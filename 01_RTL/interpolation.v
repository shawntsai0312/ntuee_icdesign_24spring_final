==> flow/design.v <==
module interpolation (
    input           clk,
    input           RST,
    input           START,
    input   [5:0]   H0,
    input   [5:0]   V0,
    input   [3:0]   SW,
    input   [3:0]   SH,
    output          REN,
    input   [7:0]   R_DATA,
    output  [11:0]  ADDR,
    output  [7:0]   O_DATA,
    output          O_VALID
);
    parameter S_IDLE  = 3'd0;    
    parameter S_START = 3'd1;    
    parameter S_CALC  = 3'd2;    
    parameter S_ASK4  = 3'd3;    
    parameter S_ASK2  = 3'd4;    
    parameter S_FINISH= 3'd5;    
    reg [5:0] h0, h0_next;
    reg [5:0] v0, v0_next;
    reg [3:0] sw, sw_next;
    reg [3:0] sh, sh_next;
    reg [2:0] state, state_next;
    reg [2:0] counter, counter_next;
    reg ren, ren_next;
    reg [11:0] addr, addr_next;
    reg [7:0] o_data, o_data_next;
    reg o_valid, o_valid_next;
    assign REN = ren;
    assign ADDR = addr;
    assign O_DATA = o_data;
    assign O_VALID = o_valid;
    reg [4:0] o_h_index, o_h_index_next;
    reg [4:0] o_v_index, o_v_index_next;
    reg [7:0] left, left_next;
    reg [7:0] right, right_next;
    wire need_ask2;
    Need_ask2 need_ask2_inst(
        .o_h_index(o_h_index),
        .sw(sw),
        .need_ask2(need_ask2)
    );
    wire [3:0] i_h_index, i_v_index, i_v_next_index;
    Edge edge_h(
        .current_index(o_h_index),
        .size(sw),
        .out(i_h_index)
    );
    Edge edge_v(
        .current_index(o_v_index),
        .size(sh),
        .out(i_v_index)
    );
    Edge edge_v_next(
        .current_index(o_v_index + 5'b1),
        .size(sh),
        .out(i_v_next_index)
    );
    wire [7:0] left_interpolate, right_interpolate, middle_interpolate;
    Interpolate2 left_interpolate_inst(
        .o_index(o_v_index),
        .i_index(i_v_index),
        .size(sh),
        .A(left),
        .B(R_DATA),
        .out(left_interpolate)
    );
    Interpolate2 right_interpolate_inst(
        .o_index(o_v_index),
        .i_index(i_v_index),
        .size(sh),
        .A(right),
        .B(R_DATA),
        .out(right_interpolate)
    );
    Interpolate2 middle_interpolate_inst(
        .o_index(o_h_index),
        .i_index(i_h_index),
        .size(sw),
        .A(left),
        .B(right),
        .out(middle_interpolate)
    );
    always @(*) begin
        h0_next = h0;
        v0_next = v0;
        sw_next = sw;
        sh_next = sh;
        if (START) begin
            h0_next = H0;
            v0_next = V0;
            sw_next = SW;
            sh_next = SH;
        end
    end
    always @(*) begin
        state_next = state;
        case (state)
            S_IDLE: begin
                if (START)  state_next = S_START;
                else        state_next = S_IDLE;
            end
            S_START: state_next = S_ASK4;
            S_CALC: begin
                if(o_h_index == 15) begin
                    if(o_v_index == 16) state_next = S_FINISH;
                    else                state_next = S_ASK4;
                end
                else if(need_ask2 == 1) state_next = S_ASK2;
                else                    state_next = S_CALC;
            end
            S_ASK4: begin
                if(counter == 4)    state_next = S_CALC;
                else                state_next = S_ASK4;
            end
            S_ASK2: begin
                if(counter == 2)    state_next = S_CALC;
                else                state_next = S_ASK2;
            end
            S_FINISH: state_next = S_IDLE;
            default: state_next = state;
        endcase
    end
    always @(*) begin
        counter_next = 3'b0;
        case (state)
            S_ASK4: if(counter < 4) counter_next = counter + 1;
            S_ASK2: if(counter < 2) counter_next = counter + 1;
            default: counter_next = 3'b0;
        endcase
    end
    always @(*) begin
        o_h_index_next = o_h_index;
        case (state)
            S_IDLE: o_h_index_next = 5'b0;
            S_CALC: if(o_h_index < 16)                  o_h_index_next = o_h_index + 1;
            S_ASK4: if(counter == 0 && o_h_index == 16) o_h_index_next = 5'b0;
            default: o_h_index_next = o_h_index;
        endcase
    end
    always @(*) begin
        o_v_index_next = o_v_index;
        case (state)
            S_IDLE: o_v_index_next = 5'b0;
            S_ASK4: if(counter == 0 && o_h_index == 16) o_v_index_next = o_v_index + 1;
            default: o_v_index_next = o_v_index;
        endcase
    end
    reg [5:0] h_ask, v_ask;
    always @(*) begin
        h_ask = 7'b0;
        v_ask = 7'b0;
        ren_next = 1'b1;
        addr_next = addr;
        case (state)
            S_START: begin
                ren_next = 1'b0;
                h_ask = h0;
                v_ask = v0;
            end
            S_CALC: begin
                if(o_h_index == 15) begin
                    if(o_v_index < 16) begin
                        ren_next = 1'b0;
                        h_ask = h0;
                        v_ask = v0 + i_v_next_index - 1;
                    end
                end
                else if(need_ask2 == 1) begin
                    ren_next = 1'b0;
                    h_ask = h0 + i_h_index + 1;
                    v_ask = v0 + i_v_index - 1;
                end
            end
            S_ASK4: begin
                case(counter)
                    0: begin
                        if(o_v_index == 15) begin
                            ren_next = 1'b0;
                            h_ask = h0;
                            v_ask = v0 + sh - 1;
                        end
                        else begin
                            ren_next = 1'b0;
                            h_ask = h0;
                            v_ask = v0 + i_v_next_index;
                        end
                    end
                    1: begin
                        ren_next = 1'b0;
                        h_ask = h0 + 1;
                        v_ask = v0 + i_v_index - 1;
                    end
                    2: begin
                        ren_next = 1'b0;
                        h_ask = h0 + 1;
                        v_ask = v0 + i_v_index;
                    end
                endcase
            end
            S_ASK2: begin
                if(counter == 0)begin
                    ren_next = 1'b0;
                    h_ask = h0 + i_h_index;
                    v_ask = v0 + i_v_index;
                end
            end
            default: begin
                ren_next = 1'b1;
                h_ask = 7'b0;
                v_ask = 7'b0;
            end
        endcase
        addr_next = h_ask + (v_ask << 6);
    end
    always @(*) begin
        left_next = left;
        case (state)
            S_ASK4: begin
                case(counter)
                    1: left_next = R_DATA;  
                    2: left_next = left_interpolate;  
                endcase
            end
            S_ASK2: if(counter == 1) left_next = right;  
            default: left_next = left;
        endcase
    end
    always @(*) begin
        right_next = right;
        case (state)
            S_ASK4: begin
                case(counter)
                    3: right_next = R_DATA;  
                    4: right_next = right_interpolate;  
                endcase
            end
            S_ASK2: begin
                case(counter)
                    1: right_next = R_DATA;  
                    2: right_next = right_interpolate;  
                endcase
            end
            default: right_next = right;
        endcase
    end
    always @(*) begin
        o_valid_next = 1'b0;
        o_data_next = o_data;
        case (state)
            S_CALC: begin
                o_valid_next = 1'b1;
                o_data_next = middle_interpolate;
            end
            S_ASK4: begin
                if(counter == 0 && o_h_index == 16) begin
                    o_valid_next = 1'b1;
                    if(sw == 1) o_data_next = left;
                    else        o_data_next = right;       
                end
            end
            S_FINISH: begin
                o_valid_next = 1'b1;
                if(sw == 1) o_data_next = left;
                else        o_data_next = right; 
            end
            default: begin
                o_valid_next = 1'b0;
                o_data_next = o_data;
            end
        endcase
    end
    always @(posedge clk or posedge RST) begin
        if (RST) begin
            h0 <= 6'b0;
            v0 <= 6'b0;
            sw <= 4'b0;
            sh <= 4'b0;
            state <= S_IDLE;
            counter <= 3'b0;
            o_h_index <= 5'b0;
            o_v_index <= 5'b0;
            left <= 8'b0;
            right <= 8'b0;
            ren <= 1'b1;
            addr <= 12'b0;
            o_valid <= 1'b0;
            o_data <= 8'b0;
        end else begin
            h0 <= h0_next;
            v0 <= v0_next;
            sw <= sw_next;
            sh <= sh_next;
            state <= state_next;
            counter <= counter_next;
            o_h_index <= o_h_index_next;
            o_v_index <= o_v_index_next;
            left <= left_next;
            right <= right_next;
            ren <= ren_next;
            addr <= addr_next;
            o_valid <= o_valid_next;
            o_data <= o_data_next;
        end
    end
endmodule
module Need_ask2 (
    input [4:0] o_h_index,
    input [3:0] sw,
    output need_ask2
);
    wire [3:0] edgeNext, edgeCurr;
    Edge edge_next(
        .current_index(o_h_index + 5'b1),
        .size(sw),
        .out(edgeNext)
    );
    Edge edge_curr(
        .current_index(o_h_index),
        .size(sw),
        .out(edgeCurr)
    );
    assign need_ask2 = (edgeNext > edgeCurr) ? 1'b1 : 1'b0;
endmodule
module Edge (
    input [4:0] current_index,
    input [3:0] size,
    output [3:0] out
);
    assign out = (current_index == 16) ? size - 4'b1 : ((current_index * (size - 1)) >> 4) + 4'b1;
endmodule
module Interpolate2 (
    input [4:0] o_index,
    input [3:0] i_index,
    input [3:0] size,
    input [7:0] A,
    input [7:0] B,
    output [7:0] out
);
    wire [11:0] temp;
    assign temp = (B << 4) + ((i_index << 4) - o_index * (size - 4'b1)) * (A - B);
    assign out = temp >> 4;
endmodule
# ---- Tool chain data of interpolation
# What the tools print for interpolation, step after step.
# Line numbers count from 1 in the design file above.
# Operators: Yosys type, input widths -> output width; for muxes data width and select width s.
# Cell names lack the library's common part.
# A cell with -- has no value.
dict set report inputs {
  top {interpolation}
  clock_port {clk}
  library {sky130hd}
  corner {tt_025C_1v80}
}

# ---- Word-level counts
# Counts by Yosys on the flattened word-level netlist (proc, flatten, opt, wreduce; memories kept). Register bits leave out memories and registers merged into their read ports (data or address). Print and check cells are left out.
dict set report classes {
  addsub 36
  n_mul 9
  n_cmp 5
  n_eq 22
  n_mux 50
  reduce_and_logical 16
}
# cell count
set op_table {}
lappend op_table {{$mul 5x32->8} 4}
lappend op_table {{$mul 12x9->12} 3}
lappend op_table {{$mul 5x12->12} 2}
lappend op_table {{$pmux 8 s2} 5}
lappend op_table {{$mux 6} 9}
lappend op_table {{$pmux 6 s4} 2}
lappend op_table {{$add 6x4->6} 7}
lappend op_table {{$add 12x12->12} 3}
lappend op_table {{$sub 8x8->9} 3}
lappend op_table {{$sub 8x12->12} 2}
lappend op_table {{$pmux 8 s3} 1}
lappend op_table {{$mux 8} 3}
lappend op_table {{$sub 4x1->5 const B} 4}
lappend op_table {{$add 5x1->5 const B} 4}
lappend op_table {{$eq 5x5->1 const B} 4}
lappend op_table {{$sub 6x1->6 const B} 3}
lappend op_table {{$pmux 6 s3} 1}
lappend op_table {{$pmux 3 s6} 1}
lappend op_table {{$mux 3} 6}
lappend op_table {{$add 4x1->4 const B} 4}
lappend op_table {{$mux 4} 4}
lappend op_table {{$pmux 5 s3} 1}
lappend op_table {{$mux 5} 3}
lappend op_table {{$eq 3x2->1 const B} 4}
lappend op_table {{$add 6x1->6 const B} 2}
lappend op_table {{$add 6x12->12} 1}
lappend op_table {{$pmux 6 s2} 1}
lappend op_table {{$eq 5x4->1 const B} 2}
# Not listed: further kinds 25, cells in them 49.
dict set report bits {
  register_bits 74
  out_inout_bits 22
  word_cells 152
}

# ---- Depth
# Yosys ltp: most cells in a row. Word level: on the elaborated netlist, between registers, memories and ports. Mapped: between sequential cells and ports; inverters and the memories' decode and read muxes count.
dict set report logic_depth {
  depth_word 10
  ABC_AREA 1
  depth_mapped 65
  ltp_nobuf 64
}

# ---- Netlist
# Source: synth_stat.txt of the flow (Yosys; design flattened, memories mapped). It holds for the ABC_AREA given above (unset counts as 0); a run with the other value may have another netlist.
dict set report synth_totals {
  cell_count 2518
  mapped_area_um2 18225.0
  seqArea_um2 1929.4
  ff_cells 77
  n_buf 31
}
# cell_type count type_area_um2
set types {}
lappend types {fa_1 230 4.6E+03}
lappend types {ha_1 228 2.85E+03}
lappend types {inv_1 635 2.38E+03}
lappend types {nand2_1 553 2.08E+03}
lappend types {dfrtp_1 75 1876.8}
lappend types {nor2_1 215 807.024}
lappend types {o21ai_0 105 525.504}
lappend types {a21oi_1 95 475.456}
lappend types {nand3_1 95 475.456}
lappend types {xor2_1 51 446.678}
lappend types {xnor2_1 35 306.544}
lappend types {nand4_1 23 143.888}
lappend types {or2_2 18 112.608}
lappend types {clkbuf_1 26 97.594}
lappend types {nand3b_1 11 82.579}
lappend types {o22ai_1 13 81.328}
lappend types {nor3_1 11 55.053}
lappend types {a21o_1 7 52.55}
# Other cell types: 39; their cells: 92.

# ---- Path before layout
# Source: OpenSTA report_checks on the synthesized netlist (no wires, ideal clock, input and output delay 20% of the period each), path of least setup slack; recovery checks are left aside. Register names are those of the netlist, which keeps one name where synthesis merged equal registers.
dict set report synth_timing {
  path_type {register -> register}
  start {register sh[0]}
  end {register right[7]}
  period_ps 14300
  setup_time_ps 117
  arrival_time_ps 10977
  required_time_ps 14183
  path_slack_ps 3206
  delay_ps 11094
  path_stages 61
  period_less_setup_slack_ps 11094
}
# "delay_ps" = arrival - input delay + setup time.
# "path_stages" counts driving pins, that of a launching flip-flop among them; a cell with two outputs on the path counts twice.
# "period_less_setup_slack_ps" = period - worst setup slack (recovery checks aside). The figure is calculated, with input and output delays left at 20% of the set period.
# The rows between start and end are the longest chain of elaborated cells between them; the timing report does not say that the signal goes this way. Where chains are equally long, one stands for them.
# A line is the first line of the expression or statement that the cell stems from. Yosys adds cells for indexed reads and writes and turns some case tables into memories.
dict set report synth_between {
  cell_sequence {dfrtp_1 -> buf_6 -> inv_6 -> ha_1 -> inv_1 -> nand2_1 -> nand2_1 -> nor2_1 -> fa_1 -> inv_1 -> fa_1 -> fa_1 -> inv_1 -> ha_1 -> nand2_1 -> nand2_1 -> or2_2 -> nand2_1 -> [... 25 more ...] -> fa_1 -> inv_1 -> ha_1 -> a21oi_1 -> o21ai_0 -> nand2_1 -> nand2_1 -> a21oi_1 -> nand3_1 -> a21o_1 -> nand2_1 -> nand2_1 -> nand2_1 -> nand2_1 -> nand2_1 -> nand2_1 -> nand2_1 -> nand2_1}
  elab_chain_cells 9
  cone_cells 13
  cone_lines 5
  classes_between {6 x add/sub; 3 x mul; 4 x mux}
}
# element line_no
set synth_rtl {}
lappend synth_rtl {{start: declaration} 24} ;# reg [3:0] sh, sh_next;
lappend synth_rtl {{start: assignment} 280} ;# sh <= 4'b0;
lappend synth_rtl {{start: assignment} 295} ;# sh <= sh_next;
lappend synth_rtl {{$sub 4x1->5} 332} ;# assign out = (current_index == 16) ? size - 4'b1 : ((current_index * (size - 1)) >> 4) + 4'b1;
lappend synth_rtl {{$mul 5x32->8} 332}
lappend synth_rtl {{$add 4x1->4} 332}
lappend synth_rtl {{$mux 4} 332}
lappend synth_rtl {{$sub 8x12->12} 343} ;# assign temp = (B << 4) + ((i_index << 4) - o_index * (size - 4'b1)) * (A - B);
lappend synth_rtl {{$mul 12x9->12} 343}
lappend synth_rtl {{$add 12x12->12} 343}
lappend synth_rtl {{$pmux 8 s2} 241} ;# case(counter)
lappend synth_rtl {{$pmux 8 s2} 233} ;# case (state)
lappend synth_rtl {{end: assignment} 286} ;# right <= 8'b0;
lappend synth_rtl {{end: assignment} 301} ;# right <= right_next;
lappend synth_rtl {{end: declaration} 38} ;# reg [7:0] right, right_next;

# ---- Timing after layout
# From the final timing report of record 1: the path of least setup slack in the routed layout; clock arrival at registers is part of the times.
# The report prints the path's times to 10 ps; the period is as set.
dict set report layout_timing {
  path_type {register -> register}
  start {register sh[0]}
  end {register right[7]}
  period_ps 21300
  setup_time_ps 110
  arrival_time_ps 13170
  required_time_ps 21550
  path_slack_ps 8380
  path_stages 60
}
# The rows between start and end are the longest chain of elaborated cells between them; the timing report does not say that the signal goes this way. Where chains are equally long, one stands for them.
dict set report layout_between {
  cell_sequence {dfrtp_1 -> inv_6 -> ha_1 -> inv_1 -> nand2_1 -> nand2_1 -> nor2_1 -> fa_1 -> inv_1 -> fa_1 -> fa_1 -> inv_1 -> ha_1 -> nand2_1 -> nand2_1 -> or2_2 -> nand2_1 -> inv_1 -> [... 24 more ...] -> fa_1 -> inv_1 -> ha_1 -> a21oi_1 -> o21ai_0 -> nand2_1 -> nand2_1 -> a21oi_1 -> nand3_1 -> a21o_1 -> nand2_1 -> nand2_1 -> nand2_1 -> nand2_1 -> nand2_1 -> nand2_1 -> nand2_1 -> nand2_1}
  elab_chain_cells 9
  cone_cells 13
  cone_lines 5
  classes_between {6 x add/sub; 3 x mul; 4 x mux}
}
# element line_no
set layout_rtl {}
lappend layout_rtl {{start: declaration} 24} ;# reg [3:0] sh, sh_next;
lappend layout_rtl {{start: assignment} 280} ;# sh <= 4'b0;
lappend layout_rtl {{start: assignment} 295} ;# sh <= sh_next;
lappend layout_rtl {{$sub 4x1->5} 332} ;# assign out = (current_index == 16) ? size - 4'b1 : ((current_index * (size - 1)) >> 4) + 4'b1;
lappend layout_rtl {{$mul 5x32->8} 332}
lappend layout_rtl {{$add 4x1->4} 332}
lappend layout_rtl {{$mux 4} 332}
lappend layout_rtl {{$sub 8x12->12} 343} ;# assign temp = (B << 4) + ((i_index << 4) - o_index * (size - 4'b1)) * (A - B);
lappend layout_rtl {{$mul 12x9->12} 343}
lappend layout_rtl {{$add 12x12->12} 343}
lappend layout_rtl {{$pmux 8 s2} 241} ;# case(counter)
lappend layout_rtl {{$pmux 8 s2} 233} ;# case (state)
lappend layout_rtl {{end: assignment} 286} ;# right <= 8'b0;
lappend layout_rtl {{end: assignment} 301} ;# right <= right_next;
lappend layout_rtl {{end: declaration} 38} ;# reg [7:0] right, right_next;

Stored flow runs of interpolation (2 of them; Yosys, OpenROAD, sky130hd). They differ in their settings and are not a sequence. Constraints: input delay and output delay 20% of the set period each, output load 0.01 pF.
By "clock_period_reached_ps" is meant the clock period of the run minus its worst setup slack. This is arithmetic on one report: input and output delays are still those of the set period (20% each).
By "worst_path_time_ps" is meant the share of the clock period that the worst setup path is allowed (20% is reserved at inputs, 20% at outputs), minus its slack. Clock arrival times at its registers enter into it.
"worst_path_time_ps" is known to 10 ps.

[flow] record 1: files
==> flow/run.sh <==
#!/bin/bash
# the make line also repeats the synthesis and layout settings of config.mk as NAME=value (left out here)
make -C /OpenROAD-flow-scripts/flow DESIGN_CONFIG=/design/flow/config.mk WORK_HOME=/design/flow/orfs CLKGATE_MAP_FILE= finish
==> flow/config.mk <==
export PLATFORM = sky130hd
export DESIGN_NAME = interpolation
export DESIGN_NICKNAME = interpolation
export VERILOG_FILES = /design/flow/design.v
export SDC_FILE = /design/flow/constraint.sdc
export NUM_CORES = 4
export LEC_CHECK = 0
export ABC_AREA = 1
export CAP_MARGIN = 20
export CORE_ASPECT_RATIO = 0.7
export CORE_MARGIN = 2
export CORE_UTILIZATION = 52
export CTS_CLUSTER_SIZE = 88
export GPL_ROUTABILITY_DRIVEN = 1
export MIN_ROUTING_LAYER = met2
export PLACE_DENSITY_LB_ADDON = 0.07
export SLEW_MARGIN = 30
export TNS_END_PERCENT = 30
==> flow/constraint.sdc <==
create_clock -name core_clock -period 21.3 [get_ports {clk}]
set_input_delay 4.2600 -clock core_clock [delete_from_list [all_inputs] [get_ports {clk}]]
set_output_delay 4.2600 -clock core_clock [all_outputs]
set_load 0.01 [all_outputs]

[flow] record 1: metrics
[metrics] synth_area_um2 = 18225.0
[metrics] design.die.area_um2 = 36585.1
[metrics] final_cell_area_um2 = 19573.8
[metrics] post_route_util_pct = 56.6
[metrics] final_setup_ws_ps = 8383
[metrics] setupTns_ps = 0
[metrics] hold_ws_ps = 496
[metrics] clock_period_reached_ps = 12917
[metrics] worst_path_time_ps = 12920
[metrics] critical_path_type = register -> register

[flow] record 2: files
==> flow/run.sh <==
#!/bin/bash
# the make line also repeats the synthesis and layout settings of config.mk as NAME=value (left out here)
make -C /OpenROAD-flow-scripts/flow DESIGN_CONFIG=/design/flow/config.mk WORK_HOME=/design/flow/orfs CLKGATE_MAP_FILE= finish
==> flow/config.mk <==
export PLATFORM = sky130hd
export DESIGN_NAME = interpolation
export DESIGN_NICKNAME = interpolation
export VERILOG_FILES = /design/flow/design.v
export SDC_FILE = /design/flow/constraint.sdc
export NUM_CORES = 4
export LEC_CHECK = 0
export CAP_MARGIN = 20
export CELL_PAD_IN_SITES_DETAIL_PLACEMENT = 0
export CELL_PAD_IN_SITES_GLOBAL_PLACEMENT = 0
export CORE_MARGIN = 2
export CORE_UTILIZATION = 26
export PLACE_DENSITY = 0.92
export SETUP_SLACK_MARGIN = 0.99
export SLEW_MARGIN = 20
==> flow/constraint.sdc <==
create_clock -name core_clock -period 9.31 [get_ports {clk}]
set_input_delay 1.8620 -clock core_clock [delete_from_list [all_inputs] [get_ports {clk}]]
set_output_delay 1.8620 -clock core_clock [all_outputs]
set_load 0.01 [all_outputs]

[flow] record 2: metrics
[metrics] synth_area_um2 = 17840.9
[metrics] design.die.area_um2 = 70729.4
[metrics] final_cell_area_um2 = 23745.3
[metrics] post_route_util_pct = 34.8
[metrics] final_setup_ws_ps = -4030
[metrics] setupTns_ps = -60264
[metrics] hold_ws_ps = 497
[metrics] clock_period_reached_ps = 13340
[metrics] worst_path_time_ps = 13340
[metrics] critical_path_type = register -> register
